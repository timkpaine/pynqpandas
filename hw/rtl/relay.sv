==> flow/design.v <==
`timescale 1ns/1ns
parameter NOOP=4'b0000;
parameter ADD=4'b0001;
parameter NUM=31;
parameter CMD=3;
module relay #()
(
    input logic clk,
    input logic reset,
    input logic enable,
    input logic signed [NUM: 0] in,
    output logic valid, 
    output logic signed [NUM: 0] out,
    input logic _delay,
    output logic delay_
);
  logic signed [NUM: 0] o;
  logic v;
  logic d;
  assign out = o;
  assign valid = v;
  assign delay_ = d;
  logic holding;
  logic signed [NUM:0] hold;
  always_ff @(posedge clk) begin
    if(enable) begin
      if(reset) begin
        o <= 'b0;
        v <= 1'b0;
        d <= 1'b0;
      end else begin
          case({_delay, holding}) 
              2'b00: begin
                  o <= in;
                  v <= 1'b1;
                  d <= 1'b0;
              end
              2'b01: begin
                  o <= hold;
                  v <= 1'b1;
                  holding <= 1'b0;
                  d <= 1'b0;
              end
              2'b10: begin
                  holding <= 1'b1;
                  hold <= in;
                  d <= 1'b1;
              end
              2'b11: begin
                  holding <= 1'b1;
                  d <= 1'b1;
              end
          endcase
      end
    end else begin
      o <= 'b0;
      v <= 1'b0;
    end
  end
endmodule
# Step by step through the tools: relay
# The steps from the RTL of relay to its reports follow in flow order.
# Lines are those of the file above, counted from 1.
# Operators: Yosys type, input widths -> output width; for muxes data width and select width s.
# Cell names lack the library's common part.
# A cell with - has no value.
[design] top_module="relay" clock_port="clk" library="sky130hd" pvt_corner="tt_025C_1v80"

# Word-level counts
# Counts by Yosys on the flattened word-level netlist (proc, flatten, opt, wreduce; memories kept). Register bits leave out memories and registers merged into their read ports (data or address). Print and check cells are left out.
[bits] out_inout_bits=34 word_cells=21 regBits=67 inputBits=36
[classes] reduce_logical=8 n_eq=3 muxes=3 logic=2
[ops] operator="$pmux 32 s2" count=1
[ops] operator="$reduce_or 2->1" count=3
[ops] operator="$reduce_and 3->1" count=2
[ops] operator="$eq 2x2->1 const B" count=2
[ops] operator="$reduce_bool 2->1" count=2
[ops] operator="$pmux 1 s2" count=2
[ops] operator="$not 1->1" count=2
[ops] operator="$eq 2x1->1 const B" count=1
[ops] operator="$logic_not 2->1" count=1

# Logic depth
# Longest topological path by Yosys (ltp), each cell counted once; first at word level (registers and memories cut), then after technology mapping (sequential cells cut; the memories' decode and read muxes count).
[logic_depth] ltp_word=4 abc_area=0 ltp_mapped=4 depth_no_buf=2

# Synthesis result
# Source: synth_stat.txt of the flow (Yosys; design flattened, memories mapped). It holds for the ABC_AREA given above (unset counts as 0); a run with the other value may have another netlist.
# Totals and module areas in this step are rounded.
[synth_totals] ff_cells=67 yosys_area_um2=2630 cell_count=187 seqArea_um2=1680 buf_cells=16
[types] type="edfxtp_1" count=34 area_total_um2=1.02E+03
[types] type="dfxtp_1" count=33 area_total_um2=660.634
[types] type="mux2i_1" count=32 area_total_um2=320.307
[types] type="a211oi_1" count=27 area_total_um2=202.694
[types] type="nor2b_1" count=32 area_total_um2=200.192
[types] type="a211oi_2" count=5 area_total_um2=62.56
[types] type="buf_12" count=3 area_total_um2=60.058
[types] type="buf_2" count=8 area_total_um2=40.038
[types] type="clkbuf_1" count=4 area_total_um2=15.014
[types] type="buf_6" count=1 area_total_um2=11.261
[types] type="nor2_1" count=3 area_total_um2=11.261
[types] type="nand2b_1" count=1 area_total_um2=6.256
[types] type="a21oi_1" count=1 area_total_um2=5.005
[types] type="nor3_1" count=1 area_total_um2=5.005
[types] type="inv_1" count=1 area_total_um2=3.754
[types] type="inv_2" count=1 area_total_um2=3.754

# Path before layout
# Source: OpenSTA report_checks on the synthesized netlist (no wires, ideal clock, input and output delay 20% of the period each), path of least setup slack; recovery checks are left aside. Register names are those of the netlist, which keeps one name where synthesis merged equal registers.
[synth_path] path_kind="in2reg" from="in reset" to="reg hold[0]" in_delay_ns=0.732 n_path_buf=2 t_first_pin_ns=0.732 path_delay_ns=3.103 tclk_ns=3.66 required_time_ns=3.199 driving_pins=4 setup_time_ns=0.461 t_arrival_ns=3.374 path_slack_ns=-0.175 period_less_setup_slack_ns=3.835
# "path_delay_ns" = arrival - input delay + setup time.
# "driving_pins": output pins that drive a net of the path, with the launching flip-flop's if there is one; two outputs of one cell count as two.
# "period_less_setup_slack_ns" is the clock period less the worst setup slack; recovery checks do not enter. This is arithmetic on one report: input and output delays are still those of the set period (20% each).
# Between the ends stands the longest chain of elaborated cells between them, by number of cells; it is not shown to be the way that was timed. Of several equally long chains one is given.
# Each line given opens the expression or statement behind the cell; cells for indexed reads and writes are added by Yosys, which also makes memories of some case tables.
[synth_between] path_cell_list="nand2b_1 -> buf_2 -> buf_2 -> nor3_1" elab_chain_len=2 cells_between=2 cone_lines=0 cone_classes="logic (1); reduce/logical (1)"
[synth_lines] element="start, declared" line_no=9 text="input logic reset,"
[synth_lines] element="$not 1->1"
[synth_lines] element="$reduce_and 3->1"
[synth_lines] element="end, assigned" line_no=46 text="hold <= in;"
[synth_lines] element="end, declared" line_no=24 text="logic signed [NUM:0] hold;"

# Timing after layout
# Path of least setup slack in the final report of entry A (OpenROAD, finished layout, wires in). Where an end is a register, its clock arrival counts in the times.
[layout_path] path_kind="in2reg" from="in _delay" to="reg hold[20]" n_path_buf=3 t_first_pin_ns=0.81 path_slack_ns=1.82 required_time_ns=4.05 tclk_ns=4.07 setup_time_ns=0.34 in_delay_ns=0.81 t_arrival_ns=2.23 driving_pins=5
# Between the ends stands the longest chain of elaborated cells between them, by number of cells; it is not shown to be the way that was timed. Of several equally long chains one is given.
[layout_between] path_cell_list="clkdlybuf4s50_1 -> buf_4 -> inv_2 -> nor3_4 -> buf_4" elab_chain_len=2 cells_between=2 cone_lines=1 cone_classes="eq/ne (1); reduce/logical (1)"
[layout_lines] element="start, declared" line_no=14 text="input logic _delay,"
[layout_lines] element="$eq 2x2->1" line_no=32 text="case({_delay, holding})"
[layout_lines] element="$reduce_and 3->1"
[layout_lines] element="end, assigned" line_no=46 text="hold <= in;"
[layout_lines] element="end, declared" line_no=24 text="logic signed [NUM:0] hold;"

Measured data: module relay, platform sky130hd, 2 stored runs of the flow under differing settings, order arbitrary. Input and output delays are each 20% of the period that was set; the output load is 0.01 pF.
"achieved clock period": clock period set for the run, less the worst setup slack. It is reckoned from that one timing run; input and output delays stay at 20% of the period that was set.
"worst setup path time" means the part of the period allowed to the worst setup path (the constraints hold back 20% at inputs and 20% at outputs) less its slack; where the path has registers, the arrival times of their clocks count too.
"power" is the tool's figure for a default switching activity; nothing was simulated.
Values from the reports are rounded here.
[entry A] settings: period_ns=4.07, SETUP_SLACK_MARGIN=0.52, CAP_MARGIN=20, CORE_MARGIN=2, CORE_UTILIZATION=40, SLEW_MARGIN=20
[entry A] result: chip area after synthesis (Yosys) 2630 um2, die area 7240 um2, standard-cell area of the final layout 3550 um2, utilization 0.559, worst setup slack after layout 1.82 ns, total negative slack 0.000 ns, worst hold slack 0.452 ns, power 1.47 mW, achieved clock period 2.250 ns, worst setup path time 1.44 ns, worst setup path kind in2reg
[entry B] settings: period_ns=2.86, CORE_UTILIZATION=43, SETUP_SLACK_MARGIN=0.53, PLACE_DENSITY=0.58, CORE_MARGIN=6, CELL_PAD_IN_SITES_GLOBAL_PLACEMENT=1, TNS_END_PERCENT=15, ABC_AREA=0, GPL_TIMING_DRIVEN=0, GPL_ROUTABILITY_DRIVEN=0, CAP_MARGIN=10, SLEW_MARGIN=25, MIN_ROUTING_LAYER=met1, MAX_ROUTING_LAYER=met5
[entry B] result: chip area after synthesis (Yosys) 2630 um2, die area 8130 um2, standard-cell area of the final layout 3640 um2, utilization 0.637, worst setup slack after layout 0.694 ns, total negative slack 0.000 ns, worst hold slack 0.447 ns, power 2.02 mW, achieved clock period 2.166 ns, worst setup path time 1.59 ns, worst setup path kind in2reg
