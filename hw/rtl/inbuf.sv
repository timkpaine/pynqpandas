==> flow/design.v <==
`timescale 1ns/1ns
parameter NOOP=4'b0000;
parameter ADD=4'b0001;
parameter NUM=31;
parameter CMD=3;
module inbuf #()
(
    input logic clk,
    input logic reset,
    input logic signed[NUM:0] idata,
    input logic ivalid,
    output logic istop,
    output logic signed [NUM:0] cdata,
    output logic cvalid,
    input logic cstop
);
logic [NUM:0] ireg = 'bx;  
logic rvalid = 1'b0;       
assign istop = rvalid;                
assign cdata = istop ? ireg : idata;  
assign cvalid = istop ? rvalid : ivalid;
always_ff @(posedge clk) begin
    if(reset) begin
        ireg <= 'bx;
        rvalid <= 1'b0;
    end
    if(!cstop && rvalid) begin  
        ireg <= 'bx;             
        rvalid <= 1'b0;
    end else if(cstop && !rvalid) begin    
        ireg <= idata;                      
        rvalid <= ivalid;
    end
end
endmodule
# From RTL to reports: inbuf
# Tool output for the design above, in the order of the flow.
# Line numbers count from 1 in the design file above.
# Operators: Yosys type, input widths -> output width; for muxes data width and select width s.
# Cell names lack the library's common part.
# The mark - stands for no value.
[design]
top = "inbuf"
clock_port = "clk"
cell_library = "sky130hd"
corner = "tt_025C_1v80"

# Elaborated design
# Source: Yosys, flattened and elaborated, memories not mapped. Widths are those after wreduce. Registers that Yosys merges into a memory's read port (data or address) are not register bits. Print and check cells do not count. Equal cells are merged and count once.
[word_totals]
register_bits = 33
output_inout_bits = 34
[classes]
muxes = 6
n_reduce_logical = 6
[op_table]
columns = ["operator", "count"]
rows = [
  ["$mux 32", 3],
  ["$reduce_bool 3->1", 1],
  ["$mux 1", 3],
  ["$logic_and 1x1->1", 2],
  ["$logic_not 1->1", 2],
  ["$reduce_bool 2->1", 1],
]

# Longest topological paths
# Yosys ltp: most cells in a row. Word level: on the elaborated netlist, between registers, memories and ports. Mapped: between sequential cells and ports; inverters and the memories' decode and read muxes count.
[depth]
depth_word = 4
abc_area = 0
ltp_mapped = 3

# Mapped cells and area
# Source: synth_stat.txt of the flow (Yosys; design flattened, memories mapped). It holds for the ABC_AREA given above (unset counts as 0); a run with the other value may have another netlist.
[synth_totals]
cells = 75
area_um2 = 1562.7
seqArea_um2 = 980.9
ffs = 33
buf_cells = 4
[types]
columns = ["cell_type", "count", "area_total_um2"]
rows = [
  ["edfxtp_1", 32, 960.922],
  ["mux2_4", 29, 435.418],
  ["buf_12", 3, 60.058],
  ["mux2_2", 3, 33.782],
  ["dfxtp_1", 1, 20.019],
  ["nand2b_1", 3, 18.768],
  ["buf_6", 1, 11.261],
  ["xnor2_1", 1, 8.758],
  ["a21boi_1", 1, 7.507],
  ["or2_1", 1, 6.256],
]

# Worst setup path after synthesis
# OpenSTA on the mapped netlist: ideal clock, no wires. The path of least setup slack (recovery checks aside). Input and output delay are each 20% of the period. Register names are those of the netlist, which keeps one name where synthesis merged equal registers.
[synth_timing]
kind = "flip-flop to flip-flop"
startpoint = "register rvalid"
endpoint = "register ireg[0]"
tclk_ps = 2410
setup_ps = 394
t_first_pin_ps = 0
arrival_time_ps = 1381
path_slack_ps = 635
path_delay_ps = 1775
path_stages = 4
synth_period_reached_ps = 1775
# "path_delay_ps" is the arrival time less input delay plus setup time.
# "path_stages": output pins that drive a net of the path, with the launching flip-flop's if there is one; two outputs of one cell count as two.
# "synth_period_reached_ps" = period - worst setup slack (recovery checks aside). The figure is calculated, with input and output delays left at 20% of the set period.
# The rows between start and end are the longest chain of elaborated cells between them; the timing report does not say that the signal goes this way. Where chains are equally long, one stands for them.
# Each line given opens the expression or statement behind the cell; cells for indexed reads and writes are added by Yosys, which also makes memories of some case tables.
# A register here has more assigning lines than the two given.
# Only ways into the end's enable, where the timed path ends, are counted here.
[synth_via]
path_cell_list = "dfxtp_1 buf_6 xnor2_1 nand2b_1"
elab_chain_len = 3
[synth_lines]
columns = ["item", "line", "text"]
rows = [
  ["start: declaration", 18, "logic rvalid = 1'b0;"],
  ["start: assignment", 25, "rvalid <= 1'b0;"],
  ["start: assignment", 32, "rvalid <= ivalid;"],
  ["$logic_not 1->1", 30, "end else if(cstop && !rvalid) begin"],
  ["$logic_and 1x1->1", 30, ""],
  ["$reduce_bool 3->1", "-", ""],
  ["end: assignment", 28, "ireg <= 'bx;"],
  ["end: assignment", 31, "ireg <= idata;"],
  ["end: declaration", 17, "logic [NUM:0] ireg = 'bx;"],
]

# Worst path after layout
# From the final timing report of record 1: the path of least setup slack in the routed layout; clock arrival at registers is part of the times.
# The report prints the path's times to 10 ps; the period is as set.
[layout_timing]
kind = "flip-flop to output port"
startpoint = "register rvalid"
endpoint = "output cdata[30]"
tclk_ps = 3350
t_first_pin_ps = 270
arrival_time_ps = 2050
path_slack_ps = 630
path_stages = 4
# The rows between start and end are the longest chain of elaborated cells between them; the timing report does not say that the signal goes this way. Where chains are equally long, one stands for them.
# A register here has more assigning lines than the two given.
[layout_via]
path_cell_list = "dfxtp_2 buf_12 mux2_2 clkdlybuf4s50_1"
elab_chain_len = 1
[layout_lines]
columns = ["item", "line", "text"]
rows = [
  ["start: declaration", 18, "logic rvalid = 1'b0;"],
  ["start: assignment", 25, "rvalid <= 1'b0;"],
  ["start: assignment", 32, "rvalid <= ivalid;"],
  ["$mux 32", 20, "assign cdata = istop ? ireg : idata;"],
  ["end: declaration", 13, "output logic signed [NUM:0] cdata,"],
]

# Below are 2 stored runs of the flow (Yosys, OpenROAD; platform sky130hd) on inbuf, each with its settings and what was measured, unordered. Constraints: input delay and output delay 20% of the set period each, output load 0.01 pF.
# "achieved_period_ps": clock period set for the run, less the worst setup slack. It is reckoned from that one timing run; input and output delays stay at 20% of the period that was set.
# "worst_path_ps" is the time allowed to the run's worst setup path (the clock period less input and output delay, where it has them) less its slack. Clock arrival times count: a late capture clock shortens it, a late launch clock lengthens it.
# "worst_path_ps" is known to 10 ps.

[[run]]
name = "record 1"
[run.settings]
period_ns = 3.35
CORE_UTILIZATION = 53
PLACE_DENSITY_LB_ADDON = 0.14
HOLD_SLACK_MARGIN = 0.07
CORE_ASPECT_RATIO = 1.75
ABC_AREA = 0
GPL_TIMING_DRIVEN = 1
SLEW_MARGIN = 5
MAX_ROUTING_LAYER = "met4"
CAP_MARGIN = 20
CORE_MARGIN = 2
[run.results]
worst_path_ps = 2050
worst_path_kind = "flip-flop to output port"
achieved_period_ps = 2724
yosys.chip_area_um2 = 1562.7
timing.setup.tns_ps = 0
die_footprint_um2 = 3415.8
post_route_stdcell_area_um2 = 2333.5
worst_setup_slack_ps = 626
finalUtil_pct = 81.5

[[run]]
name = "record 2"
[run.settings]
period_ns = 1.7
CORE_UTILIZATION = 40
PLACE_DENSITY_LB_ADDON = 0.24
CORE_MARGIN = 3
CELL_PAD_IN_SITES_GLOBAL_PLACEMENT = 2
ABC_AREA = 0
CTS_CLUSTER_SIZE = 97
CAP_MARGIN = 40
MAX_ROUTING_LAYER = "met5"
SLEW_MARGIN = 20
[run.results]
achieved_period_ps = 1766
worst_setup_slack_ps = -66
yosys.chip_area_um2 = 1562.7
worst_path_ps = 1430
worst_path_kind = "flip-flop to output port"
die_footprint_um2 = 4692.9
finalUtil_pct = 69.3
post_route_stdcell_area_um2 = 2575.0
timing.setup.tns_ps = -144
