==> flow/design.v <==
`timescale 1ns/1ns
parameter NOOP=4'b0000;
parameter ADD=4'b0001;
parameter NUM=31;
parameter CMD=3;
module outbuf #()
(
    input logic clk, 
    input logic reset, 
    input logic signed [NUM:0] cdata,
    input logic cvalid,
    output logic cstop, 
    output logic signed [NUM:0] odata,
    output logic ovalid,
    input ostop
);
initial odata = 'bx;  
initial ovalid = 1'b0;
assign cstop = ovalid && ostop;
always_ff @(posedge clk) begin
    if(reset) begin
        odata <= 'bx;
        ovalid <= 1'b0;
    end
    if(!cstop) begin  
        odata <= cdata;  
        ovalid <= cvalid;
    end
end
endmodule
# --- Tool chain data of outbuf ---
# What the tools print for outbuf, step after step.
# Lines are those of the file above, counted from 1.
# Operators carry their Yosys type and port widths (W data, S select, Z words).
# Cell names lack the library's common part.
setup:
  top_module: "outbuf"
  clock: "clk"
  library: "sky130hd"
  pvt_corner: "tt_025C_1v80"

# --- Word-level counts ---
# Yosys after proc, flatten, opt, wreduce and memory -nomap, before mapping. Memory bits, and registers merged into a memory's read port (data or address), are not among the register bits. Print and check cells are not counted. Equal cells are merged and count once.
bits:
  register_bits: 33
  output_inout_bits: 34
  wordCells: 7
op_classes:
  n_eq: 1
  muxes: 3
  n_reduce_logical: 1
op_table:
  columns: ["op", "count"]
  rows:
  - ["$mux W32", 1]
  - ["$ne A2 B2 Y1 const B", 1]
  - ["$mux W1", 2]
  - ["$logic_and A1 B1 Y1", 1]

# --- Logic depth ---
# Depth = most cells in a row (Yosys ltp): at word level without a register or memory, in the mapped netlist without a sequential cell, where the memories' decode and read muxes count.
depth:
  word_depth: 2
  ABC_AREA: 1
  mapped_depth: 2
  mapped_depth_nobuf: 2

# --- Synthesis result ---
# The flow's flattened synthesis, as Yosys stat reports it; memories are mapped. The netlist is that of the ABC_AREA named above (0 if unset); the other value can give another one.
# The area totals of this step are shown rounded.
synth_totals:
  mapped_cells: 38
  mapped_area_um2: 1000
  seq_area_um2: 990
  ff_cells: 33
  buf_cells: 0
by_type:
  columns: ["cell", "count", "type_area_um2"]
  rows:
  - ["edfxtp_1", 33, 990.95]
  - ["inv_1", 2, 7.507]
  - ["nand3b_1", 1, 7.507]
  - ["a21oi_1", 1, 5.005]
  - ["nand2_1", 1, 3.754]

# --- Timing after synthesis ---
# OpenSTA on the mapped netlist: ideal clock, no wires. The path of least setup slack (recovery checks aside). Input and output delay are each 20% of the period. Register names are those of the netlist, which keeps one name where synthesis merged equal registers.
synth_path:
  kind: "input to register"
  startpoint: "in reset"
  endpoint: "reg odata[0]"
  tclk_ns: 3.57
  in_delay_ns: 0.714
  arrival_time_ns: 1.542
  t_required_ns: 3.001
  setup_slack_ns: 1.459
  delay_ns: 1.397
  stages: 1
  n_path_buf: 0
  period_less_setup_slack_ns: 2.111
# "delay_ns" = arrival - input delay + setup time.
# "stages": output pins that drive a net of the path, with the launching flip-flop's if there is one; two outputs of one cell count as two.
# "period_less_setup_slack_ns" = period - worst setup slack (recovery checks aside). The figure is calculated, with input and output delays left at 20% of the set period.
# Between the ends stands the longest chain of elaborated cells between them, by number of cells; it is not shown to be the way that was timed. Of several equally long chains one is given.
# Each line given opens the expression or statement behind the cell; cells for indexed reads and writes are added by Yosys, which also makes memories of some case tables.
synth_between:
  cell_sequence: "nand3b_1"
  elab_chain_len: 1
  cells_between: 1
  lines_between: 0
  classes_between: "eq/ne (1)"
synth_rtl:
  columns: ["item", "line_no", "rtl"]
  rows:
  - ["from (decl)", 9, "input logic reset,"]
  - ["$ne A2 B2 Y1", null, null]
  - ["to (assign)", 22, "odata <= 'bx;"]
  - ["to (assign)", 26, "odata <= cdata;"]
  - ["to (decl)", 13, "output logic signed [NUM:0] odata,"]

# --- Path in the finished layout ---
# Path of least setup slack in the final report of run 1 (OpenROAD, finished layout, wires in). Where an end is a register, its clock arrival counts in the times.
layout_path:
  kind: "input to output"
  startpoint: "in ostop"
  endpoint: "out cstop"
  tclk_ns: 2.36
  in_delay_ns: 0.47
  output_delay_ns: 0.47
  arrival_time_ns: 1.59
  t_required_ns: 1.89
  setup_slack_ns: 0.30
  stages: 4
  n_path_buf: 2
# Between the ends stands the longest chain of elaborated cells between them, by number of cells; it is not shown to be the way that was timed. Of several equally long chains one is given.
layout_between:
  cell_sequence: "clkdlybuf4s50_1 > nand2_1 > inv_1 > clkdlybuf4s50_1"
  elab_chain_len: 1
  cells_between: 1
  lines_between: 1
  classes_between: "reduce/logical (1)"
layout_rtl:
  columns: ["item", "line_no", "rtl"]
  rows:
  - ["from (decl)", 15, "input ostop"]
  - ["$logic_and A1 B1 Y1", 19, "assign cstop = ovalid && ostop;"]
  - ["to (decl)", 12, "output logic cstop,"]

Appendix: measured runs

Measured data: module outbuf, platform sky130hd, 2 stored runs of the flow under differing settings, order arbitrary. Input and output delays are each 20% of the period that was set; the output load is 0.01 pF.
By "worst_setup_path_time_ns" is meant the share of the clock period that the worst setup path is allowed (20% is reserved at inputs, 20% at outputs), minus its slack. Clock arrival times at its registers enter into it.
Results are given in rounded form.

--- run 1 ---
==> flow/run.sh <==
#!/bin/bash
# the make line also repeats the synthesis and layout settings of config.mk as NAME=value (left out here)
make -C /OpenROAD-flow-scripts/flow DESIGN_CONFIG=/design/flow/config.mk WORK_HOME=/design/flow/orfs CLKGATE_MAP_FILE= finish
==> flow/config.mk <==
export PLATFORM = sky130hd
export DESIGN_NAME = outbuf
export DESIGN_NICKNAME = outbuf
export VERILOG_FILES = /design/flow/design.v
export SDC_FILE = /design/flow/constraint.sdc
export NUM_CORES = 4
export LEC_CHECK = 0
export ABC_AREA = 1
export CAP_MARGIN = 20
export CELL_PAD_IN_SITES_GLOBAL_PLACEMENT = 2
export CORE_MARGIN = 2
export CORE_UTILIZATION = 37
export GPL_ROUTABILITY_DRIVEN = 1
export GPL_TIMING_DRIVEN = 0
export MAX_ROUTING_LAYER = met4
export MIN_ROUTING_LAYER = met1
export PLACE_DENSITY = 0.72
export SETUP_SLACK_MARGIN = 0.1
export SLEW_MARGIN = 5
export TNS_END_PERCENT = 35
==> flow/constraint.sdc <==
create_clock -name core_clock -period 2.36 [get_ports {clk}]
set_input_delay 0.4720 -clock core_clock [delete_from_list [all_inputs] [get_ports {clk}]]
set_output_delay 0.4720 -clock core_clock [all_outputs]
set_load 0.01 [all_outputs]

==> results, as YAML <==
results:
  final_stdcell_area_um2: 1800
  worst_setup_path_time_ns: 1.12
  worst_setup_path_type: "input to output"
  tns_setup_ns: 0.000
  yosys_chip_area_um2: 1000
  final_die_area_um2: 3200
  ws_setup_ns: 0.30

--- run 2 ---
==> flow/run.sh <==
#!/bin/bash
# the make line also repeats the synthesis and layout settings of config.mk as NAME=value (left out here)
make -C /OpenROAD-flow-scripts/flow DESIGN_CONFIG=/design/flow/config.mk WORK_HOME=/design/flow/orfs CLKGATE_MAP_FILE= finish
==> flow/config.mk <==
export PLATFORM = sky130hd
export DESIGN_NAME = outbuf
export DESIGN_NICKNAME = outbuf
export VERILOG_FILES = /design/flow/design.v
export SDC_FILE = /design/flow/constraint.sdc
export NUM_CORES = 4
export LEC_CHECK = 0
export CAP_MARGIN = 20
export CORE_MARGIN = 2
export CORE_UTILIZATION = 40
export SETUP_SLACK_MARGIN = -0.19
export SLEW_MARGIN = 20
==> flow/constraint.sdc <==
create_clock -name core_clock -period 1.94 [get_ports {clk}]
set_input_delay 0.3880 -clock core_clock [delete_from_list [all_inputs] [get_ports {clk}]]
set_output_delay 0.3880 -clock core_clock [all_outputs]
set_load 0.01 [all_outputs]

==> results, as YAML <==
results:
  final_stdcell_area_um2: 1800
  worst_setup_path_time_ns: 1.16
  worst_setup_path_type: "input to output"
  tns_setup_ns: 0.000
  yosys_chip_area_um2: 1000
  final_die_area_um2: 2900
  ws_setup_ns: 0.005
